==> flow/design.v <==
`timescale 1ns / 1ps
module baud_rate_gen (clk, rst, S_tick);
    parameter BAUD_RATE = 9600;   
    parameter CLK_FREQ = 50000000;  
    input clk, rst;
    output reg S_tick;   
    localparam DIV = CLK_FREQ / (BAUD_RATE * 16);
    localparam WIDTH = $clog2(DIV);
     reg [WIDTH - 1 : 0] count;
    always @ (posedge clk, posedge rst) begin
        if (rst) begin
            S_tick <= 1'b0;
            count <= 0;
        end
        else begin
            if (count == (DIV - 1)) begin
                count <= 0;
                S_tick <= 1'b1;
            end
            else begin
                count <= count + 1'b1;
                S_tick <= 1'b0;
            end
        end
    end
endmodule
`timescale 1ns / 1ps
module UART_FIFO (clk, rst, wr_en, wr_data, rd_en, rd_data, empty, full);
    parameter WIDTH = 8;   
    parameter DEPTH = 16;   
    parameter ADDR_SIZE = 4;   
    input clk, rst, wr_en, rd_en;
    input [WIDTH - 1 : 0] wr_data;
    output empty, full;
    output reg [WIDTH - 1 : 0] rd_data;
    reg [WIDTH - 1 : 0] fifo [DEPTH - 1 : 0];
    reg [ADDR_SIZE : 0] wr_ptr, rd_ptr;
    assign full = (wr_ptr[ADDR_SIZE] != rd_ptr[ADDR_SIZE]) && (wr_ptr[ADDR_SIZE - 1 : 0] == rd_ptr[ADDR_SIZE - 1 : 0]);
    assign empty = (wr_ptr == rd_ptr);
    always @ (posedge clk) begin
        if (rst) begin
            rd_data <= 0;
            wr_ptr <= 0;
            rd_ptr <= 0;
        end
        else begin
            if (wr_en && (full != 1'b1)) begin
                wr_ptr <= wr_ptr + 1;   
                fifo[wr_ptr[ADDR_SIZE - 1 : 0]] <= wr_data;   
            end
            if (rd_en && (empty != 1'b1)) begin
                rd_ptr <= rd_ptr + 1;   
                rd_data <= fifo[rd_ptr[ADDR_SIZE - 1 : 0]];   
            end
        end
    end
endmodule
`timescale 1ns / 1ps
module Receiver_TOP (clk, rst, S_tick, rx, rx_rd_en, rx_rd_data, rx_empty, rx_full, rx_parity_error, rx_frame_error);
    parameter N_BIT = 8;   
    input clk, rst, S_tick, rx, rx_rd_en;
    output [N_BIT - 1 : 0] rx_rd_data;
    output rx_empty, rx_full, rx_parity_error, rx_frame_error;
    wire rx_wr_en;   
    wire [N_BIT - 1 : 0] rx_wr_data;   
    UART_RX receiver (.clk(clk), .S_tick(S_tick), .rst(rst), .rx(rx), .dout(rx_wr_data), 
                      .rx_done_tick(rx_wr_en), .parity_error(rx_parity_error), .frame_error(rx_frame_error));
    UART_FIFO rx_fifo (.clk(clk), .rst(rst), .wr_en(rx_wr_en), .wr_data(rx_wr_data), .rd_en(rx_rd_en), 
                       .rd_data(rx_rd_data), .empty(rx_empty), .full(rx_full));
endmodule
`timescale 1ns / 1ps
module UART_RX (clk, S_tick, rst, rx, dout, rx_done_tick, parity_error, frame_error);
    parameter IDLE = 2'b00;
    parameter START = 2'b01;
    parameter SHIFT = 2'b10;
    parameter STOP = 2'b11;
    parameter N_BIT = 8;   
    input clk, rst;
    input S_tick;   
    input rx;   
    output reg [N_BIT - 1 : 0] dout;   
    output reg rx_done_tick;   
    output reg parity_error, frame_error;   
    (* fsm_encoding = "one_hot" *)   
    reg [1 : 0 ] cs, ns;   
    reg [3 : 0] tick_count, bit_count;   
    reg [10 : 0] rx_frame;   
    always @ (*) begin
        case (cs)
            IDLE : begin
                if (rx == 0)   
                    ns = START;
                else
                    ns = IDLE;
            end
            START : begin
                if (S_tick && (tick_count == 7))   
                    ns = SHIFT;
                else
                    ns = START;
            end
            SHIFT : begin
                if (S_tick && (bit_count == N_BIT) && (tick_count == 15))   
                    ns = STOP;
                else
                    ns = SHIFT;
            end
            STOP : begin
                if (S_tick && rx && (tick_count == 15))   
                    ns = IDLE;
                else
                    ns = STOP;
            end
        endcase
    end
    always @ (posedge clk, posedge rst) begin
        if (rst)
            cs <=IDLE;
        else
            cs <= ns;
    end
    always @ (posedge clk, posedge rst) begin
        if (rst) begin
            dout <= 0;
            rx_done_tick <= 0;
            tick_count <= 0;
            bit_count <= 0;
            rx_frame <= 0;
            parity_error <= 1'b0;
            frame_error <= 1'b0;
        end
        else begin
            rx_done_tick <= 1'b0; 
            parity_error <= 1'b0; 
            frame_error <= 1'b0; 
            case (cs)
                IDLE : begin   
                    tick_count <= 0;
                    bit_count <= 0;
                    rx_frame <= 0;
                end
                START : begin   
                    dout <= 0;
                    if (S_tick) begin
                        tick_count <= tick_count + 1;
                        if (tick_count == 7) begin  
                            tick_count <= 0;
                            rx_frame[0] <= rx;   
                        end
                    end
                end
                SHIFT : begin   
                    if (S_tick) begin
                        if (bit_count <= N_BIT) begin
                            tick_count <= tick_count + 1;
                            if (tick_count == 15) begin   
                                rx_frame[bit_count + 1] <= rx;
                                bit_count <= bit_count + 1;
                            end
                        end
                    end 
                end
                STOP : begin   
                    if (rx_frame[9] != (^ rx_frame[8 : 1]))
                        parity_error <= 1'b1;
                    if (S_tick) begin
                        tick_count <= tick_count + 1;
                        if (tick_count == 15) begin
                            rx_done_tick <= 1'b1;   
                            rx_frame[10] <= rx;   
                            dout <= rx_frame[8 : 1];   
                            if ((rx_frame[0] != 1'b0) || (rx != 1'b1))
                                frame_error <= 1'b1;
                        end
                    end
                end
            endcase
        end
    end
endmodule
`timescale 1ns / 1ps
module Transmitter_TOP (clk, rst, S_tick, tx_wr_data, tx_wr_en, tx, tx_full);
    parameter N_BIT = 8;   
    input clk, rst, S_tick, tx_wr_en;
    input [N_BIT - 1 : 0] tx_wr_data;
    output tx, tx_full;
    wire tx_rd_en;   
    wire [N_BIT - 1 : 0] tx_rd_data;   
    wire tx_empty;   
    UART_TX transmitter (.clk(clk), .S_tick(S_tick), .rst(rst), .tx_start(~ tx_empty), 
                         .din(tx_rd_data), .tx(tx), .tx_done_tick(tx_rd_en));
    UART_FIFO tx_fifo (.clk(clk), .rst(rst), .wr_en(tx_wr_en), .wr_data(tx_wr_data), 
                       .rd_en(tx_rd_en), .rd_data(tx_rd_data), .empty(tx_empty), .full(tx_full));
endmodule
`timescale 1ns / 1ps
module UART_TX (clk, S_tick, tx_start, rst, din, tx, tx_done_tick);
    parameter IDLE = 2'b00;
    parameter START = 2'b01;
    parameter SHIFT = 2'b10;
    parameter STOP = 2'b11;
    parameter N_BIT = 8;   
    input clk, tx_start, rst;
    input S_tick;   
    input [N_BIT - 1 : 0] din;   
    output reg tx_done_tick;
    output reg tx;   
    (* fsm_encoding = "sequential" *)   
    reg [1 : 0] cs, ns;   
    reg [3 : 0] tick_count, bit_count;   
    reg [10 : 0] tx_frame;   
    reg load_frame;   
    always @ (*) begin
        case (cs)
            IDLE : begin   
                if (tx_start && load_frame)
                    ns = START;
                else
                    ns = IDLE;
            end
            START : begin
                if (S_tick && (tick_count == 15))
                    ns = SHIFT;
                else 
                    ns = START;
            end
            SHIFT : begin
                if (S_tick && (bit_count == N_BIT) && (tick_count == 15))
                    ns = STOP;
                else
                    ns = SHIFT;
            end
            STOP : begin
                if (S_tick && (tick_count == 15))
                    ns = IDLE;
                else
                    ns = STOP;
            end
        endcase
    end
    always @ (posedge clk, posedge rst) begin
        if (rst)
            cs <= IDLE;
        else
            cs <= ns;
    end
    always @ (posedge clk, posedge rst) begin
        if (rst) begin
            tick_count <= 0;
            bit_count <= 0;
            tx <= 1;
            tx_done_tick <= 0;
            tx_frame <= 0;
            load_frame <= 1'b0;
        end
        else begin
            tx_done_tick <= 0;  
            load_frame <= 0;  
            case (cs)
                IDLE : begin
                    tick_count <= 0;
                    bit_count <= 0;
                    if (tx_start) begin
                        tx_frame <= {1'b1, (^ din), din, 1'b0};   
                    end
                    if (tx_frame == {1'b1, (^ din), din, 1'b0})
                        load_frame <= 1'b1;   
                end
                START : begin
                    tx <= tx_frame[0];   
                    if (S_tick) begin
                        tick_count <= tick_count + 1;
                        if (tick_count == 15)
                            tick_count <= 0;   
                    end
                end
                SHIFT : begin
                    tx <= tx_frame[bit_count + 1];   
                    if (S_tick) begin
                        if (bit_count <= N_BIT) begin 
                            tick_count <= tick_count + 1;
                            if (tick_count == 15) begin   
                                bit_count <= bit_count + 1;
                            end
                        end
                    end
                end
                STOP : begin
                    tx <= tx_frame[10];   
                    if (S_tick) begin
                        tick_count <= tick_count + 1;
                        if (tick_count == 15) begin
                            tick_count <= 0;
                            tx_done_tick <= 1;   
                        end 
                    end
                end
            endcase
        end
    end
endmodule
`timescale 1ns / 1ps
module UART_wrapper (clk, rst, rx, rx_rd_en, tx_wr_data, tx_wr_en, rx_rd_data, rx_empty, rx_full, tx, tx_full,
                     rx_parity_error, rx_frame_error);
    parameter N_BIT = 8;   
    input clk, rst;
    input rx;   
    input rx_rd_en;   
    input tx_wr_en;   
    input [N_BIT - 1 : 0] tx_wr_data;   
    output rx_empty, rx_full;   
    output tx;   
    output tx_full;   
    output rx_parity_error, rx_frame_error;   
    output [N_BIT - 1 : 0] rx_rd_data;   
    wire S_tick;   
    baud_rate_gen baud_rate_generator (.clk(clk), .rst(rst), .S_tick(S_tick));
    Transmitter_TOP tx_top (.clk(clk), .rst(rst), .S_tick(S_tick), .tx_wr_data(tx_wr_data), .tx_wr_en(tx_wr_en),
                           .tx(tx), .tx_full(tx_full));
    Receiver_TOP rx_top (.clk(clk), .rst(rst), .S_tick(S_tick), .rx(rx), .rx_rd_en(rx_rd_en), .rx_rd_data(rx_rd_data),
                         .rx_empty(rx_empty), .rx_full(rx_full), .rx_parity_error(rx_parity_error), .rx_frame_error(rx_frame_error));
endmodule
======== From RTL to reports: UART_wrapper ========
Tool output for the design above, in the order of the flow.
Line numbers count from 1 in the design file above.
Operators carry their Yosys type and port widths (W data, S select, Z words).
Cell names lack the library's common part.
A cell with -- has no value.
design
  top ..................................... UART_wrapper
  clock input ............................. clk
  library ................................. sky130hd
  timing corner ........................... tt_025C_1v80

======== Word level ========
Yosys after proc, flatten, opt, wreduce and memory -nomap, before mapping. Memory bits, and registers merged into a memory's read port (data or address), are not among the register bits. Print and check cells are not counted.
Memory sizes are those after Yosys's memory passes, which may raise the word count (mostly to a power of two), join words into wider ones and drop unused or constant bits.
operators by class
  div/mod/pow operators ................... 0
  multipliers ............................. 0
  shifts and indexed selects .............. 3
  order comparisons ....................... 2
  add/subtract/negate cells ............... 10
  equality and inequality tests ........... 31
  multiplexer cells ....................... 71
  bitwise logic cells ..................... 11
  reductions and logical operators ........ 37
operators with widths
  operator                   number
  $mux W4                    19
  $mux W8                    6
  $shift A1 B33 Y11          1
  $shift A1 B33 Y11 const A  1
  $neg A32 Y33               1
  $mux W11                   3
  $shiftx A11 B32 Y1         1
  $mux W1                    27
  $ne A2 B2 Y1 const B       10
  $add A5 B1 Y5 const B      4
  $pmux W9 S2                1
  $eq A4 B4 Y1 const B       4
  $reduce_and A4 Y1          4
  $reduce_xor A8 Y1          2
  $pmux W8 S2                1
  $pmux W4 S4                1
  $pmux W4 S2                2
  $pmux W2 S4                2
  $logic_and A1 B1 Y1        15
  $reduce_and A6 Y1          2
  $pmux W4 S3                1
  $and A11 B11 Y11           1
  $or A11 B11 Y11            1
  $not A11 Y11               1
  $eq A10 B10 Y1             1
  $add A4 B1 Y5 const B      2
  $eq A5 B5 Y1               2
  $add A9 B1 Y9 const B      1
Other operator kinds: 22; their cells: 48.
storage and ports
  memory cells ............................ 2
  bits in latches ......................... 0
  bits in registers ....................... 85
  RAM bits ................................ 256
  input bits .............................. 13
  word width x clocked read ports ......... 16
  memory bits (read-only) ................. 0
memories
  name                 depth  width  rd ports  wr ports  line  text
  rx_top.rx_fifo.fifo  16     8      1         1         36    reg [WIDTH - 1 : 0] fifo [DEPTH - 1 : 0];
  tx_top.tx_fifo.fifo  16     8      1         1         36

======== Longest topological paths ========
Yosys ltp: most cells in a row. Word level: on the elaborated netlist, between registers, memories and ports. Mapped: between sequential cells and ports; inverters and the memories' decode and read muxes count.
logic depth
  depth in word-level cells ............... 10
  ABC_AREA ................................ 0
  depth in mapped cells ................... 11

======== Mapped cells and area ========
Source: synth_stat.txt of the flow (Yosys; design flattened, memories mapped). It holds for the ABC_AREA given above (unset counts as 0); a run with the other value may have another netlist.
cells by type
  type      number  area in all (um^2)
  edfxtp_1  256     7.69E+03
  dfrtp_1   65      1626.56
  mux4_2    66      1.49E+03
  dfxtp_1   36      720.691
  xor2_1    33      289.027
  ha_1      22      275.264
  mux2i_1   27      270.259
  nor2_1    69      258.998
  xnor2_1   28      245.235
  nand2_1   64      240.23
  mux2_2    17      191.434
  clkbuf_1  39      146.39
  o21ai_0   29      145.139
  a21oi_1   26      130.125
  nand3_1   25      125.12
  o211ai_1  14      105.101
  dfstp_2   3       78.826
  nand4_1   12      75.072
Not listed: further types 48, cells in them 176.
mapped netlist
  chip area (Yosys) ....................... 0.0152847 mm^2
  mapped cells ............................ 1007
  mapped flip-flops ....................... 360
By module: a second synthesis without flattening, with its own total; a netlist apart from the flattened one above.
unflattened totals
  cells (unflattened synthesis) ........... 1048
  area (unflattened synthesis) ............ 0.0158064 mm^2
Each row is one instance without its submodules.
modules
  module           area (mm^2)  cells  times used  sequential area (mm^2)
  UART_FIFO        0.0059482    329    2           0.004204
  UART_RX          0.0020132    218    1           0.000827
  UART_TX          0.0014401    128    1           0.0006281
  baud_rate_gen    0.0004529    43     1           0.0002502
  Transmitter_TOP  0.0000038    1      1           0
  Receiver_TOP     0            0      1           0
  UART_wrapper     0            0      1           0

======== Timing after synthesis ========
Path of least setup slack by OpenSTA after synthesis, without wires, with an ideal clock, recovery checks aside; 20% of the period is set as input and as output delay. Where synthesis merged equal registers, the netlist keeps one of their names.
timing after synthesis
  path type ............................... input to register
  from .................................... input rst
  to ...................................... memory tx_top.tx_fifo.fifo[3][0]
  path delay .............................. 4.045 ns
  required time ........................... 7.055 ns
  clock period ............................ 7.45 ns
  path buffers ............................ 2
  slack ................................... 1.916 ns
  stages on the path ...................... 5
  library setup time ...................... 0.395 ns
  arrival ................................. 5.140 ns
  synthesis period reached ................ 5.534 ns
"path delay" is the arrival time less input delay plus setup time.
"stages on the path": output pins that drive a net of the path, with the launching flip-flop's if there is one; two outputs of one cell count as two.
"synthesis period reached" is the clock period less the worst setup slack; recovery checks do not enter. This is arithmetic on one report: input and output delays are still those of the set period (20% each).
The rows between start and end are the longest chain of elaborated cells between them; the timing report does not say that the signal goes this way. Where chains are equally long, one stands for them.
Each line given opens the expression or statement behind the cell; cells for indexed reads and writes are added by Yosys, which also makes memories of some case tables.
The path ends at the enable pin of a flip-flop; only ways to that pin are counted.
on the way, after synthesis
  cell sequence ........................... clkbuf_1 > inv_1 > clkbuf_1 > nand2_1 > nor4_1
  cells in the longest elaborated chain ... 1
  elaborated cells between the ends (all ways) .. 2
  source lines of those cells ............. 1
ends and longest elaborated chain, after synthesis
  item                line  text
  start: declaration  305   input clk, rst;
  $mux W4             41    if (rst) begin
  end: declaration    36    reg [WIDTH - 1 : 0] fifo [DEPTH - 1 : 0];

======== Timing after layout ========
From the final timing report of flow run 1: the path of least setup slack in the routed layout; clock arrival at registers is part of the times.
timing after layout
  path type ............................... register to output
  from .................................... register tx_top.tx_fifo.rd_ptr[3]
  to ...................................... output tx_full
  required time ........................... 4.94 ns
  clock period ............................ 6.17 ns
  arrival ................................. 2.79 ns
  slack ................................... 2.14 ns
  path buffers ............................ 1
  stages on the path ...................... 5
  external output delay ................... 1.23 ns
The rows between start and end are the longest chain of elaborated cells between them; the timing report does not say that the signal goes this way. Where chains are equally long, one stands for them.
on the way, after layout
  cell sequence ........................... dfxtp_1 > xor2_1 > nor4_1 > and2_1 > clkdlybuf4s50_1
  cells in the longest elaborated chain ... 2
  elaborated cells between the ends (all ways) .. 2
  source lines of those cells ............. 1
ends and longest elaborated chain, after layout
  item                 line  text
  start: declaration   37    reg [ADDR_SIZE : 0] wr_ptr, rd_ptr;
  start: assignment    44    rd_ptr <= 0;
  start: assignment    52    rd_ptr <= rd_ptr + 1;
  $eq A4 B4 Y1         38    assign full = (wr_ptr[ADDR_SIZE] != rd_ptr[ADDR_SIZE]) && (wr_ptr[ADDR_SIZE - 1 : 0] == rd_ptr[ADDR_SIZE - 1 : ...
  $logic_and A1 B1 Y1  38
  end: declaration     312   output tx_full;

Hand-over note for UART_wrapper

Design UART_wrapper on sky130hd. What follows are 2 stored runs of the flow, each under its own settings; their order means nothing. The constraints put input and output delay at 20% of the set period each and load the outputs with 0.01 pF.
"critical path time": the worst setup path's part of the clock period (all of it between registers, 20% less for each end at a port) less its slack. A launch clock that arrives late makes it longer, a capture clock that arrives late makes it shorter.
By "total power of the final layout" is meant OpenSTA's value without simulated activity: inputs other than the clock are taken to toggle once in ten clock periods, and the tool carries that through the logic.

---- flow run 1 ----
settings
  period_ns = 6.17
  SETUP_SLACK_MARGIN = 1.51
  CAP_MARGIN = 20
  CORE_MARGIN = 2
  CORE_UTILIZATION = 40
  SLEW_MARGIN = 20
results
  worst hold slack in the final report .... 0.484 ns
  setup slack of the worst path ........... 2.142 ns
  total power of the final layout ......... 5.035 mW
  utilization after layout ................ 0.463
  chip area in the Yosys report ........... 0.0152847 mm^2
  die footprint ........................... 0.0397903 mm^2
  standard-cell area after layout ......... 0.0174417 mm^2
  critical path time ...................... 2.79 ns
  kind of the worst setup path ............ register to output

---- flow run 2 ----
settings
  period_ns = 9.17
  CORE_UTILIZATION = 36
  SETUP_SLACK_MARGIN = 0.99
  PLACE_DENSITY = 0.71
  CORE_MARGIN = 2
  CELL_PAD_IN_SITES_DETAIL_PLACEMENT = 1
  TNS_END_PERCENT = 30
  SLEW_MARGIN = 0
  CAP_MARGIN = 20
results
  worst hold slack in the final report .... 0.487 ns
  setup slack of the worst path ........... 4.024 ns
  total power of the final layout ......... 3.487 mW
  utilization after layout ................ 0.418
  chip area in the Yosys report ........... 0.0152847 mm^2
  die footprint ........................... 0.044121 mm^2
  standard-cell area after layout ......... 0.0175418 mm^2
  critical path time ...................... 3.31 ns
  kind of the worst setup path ............ register to output

End of note.
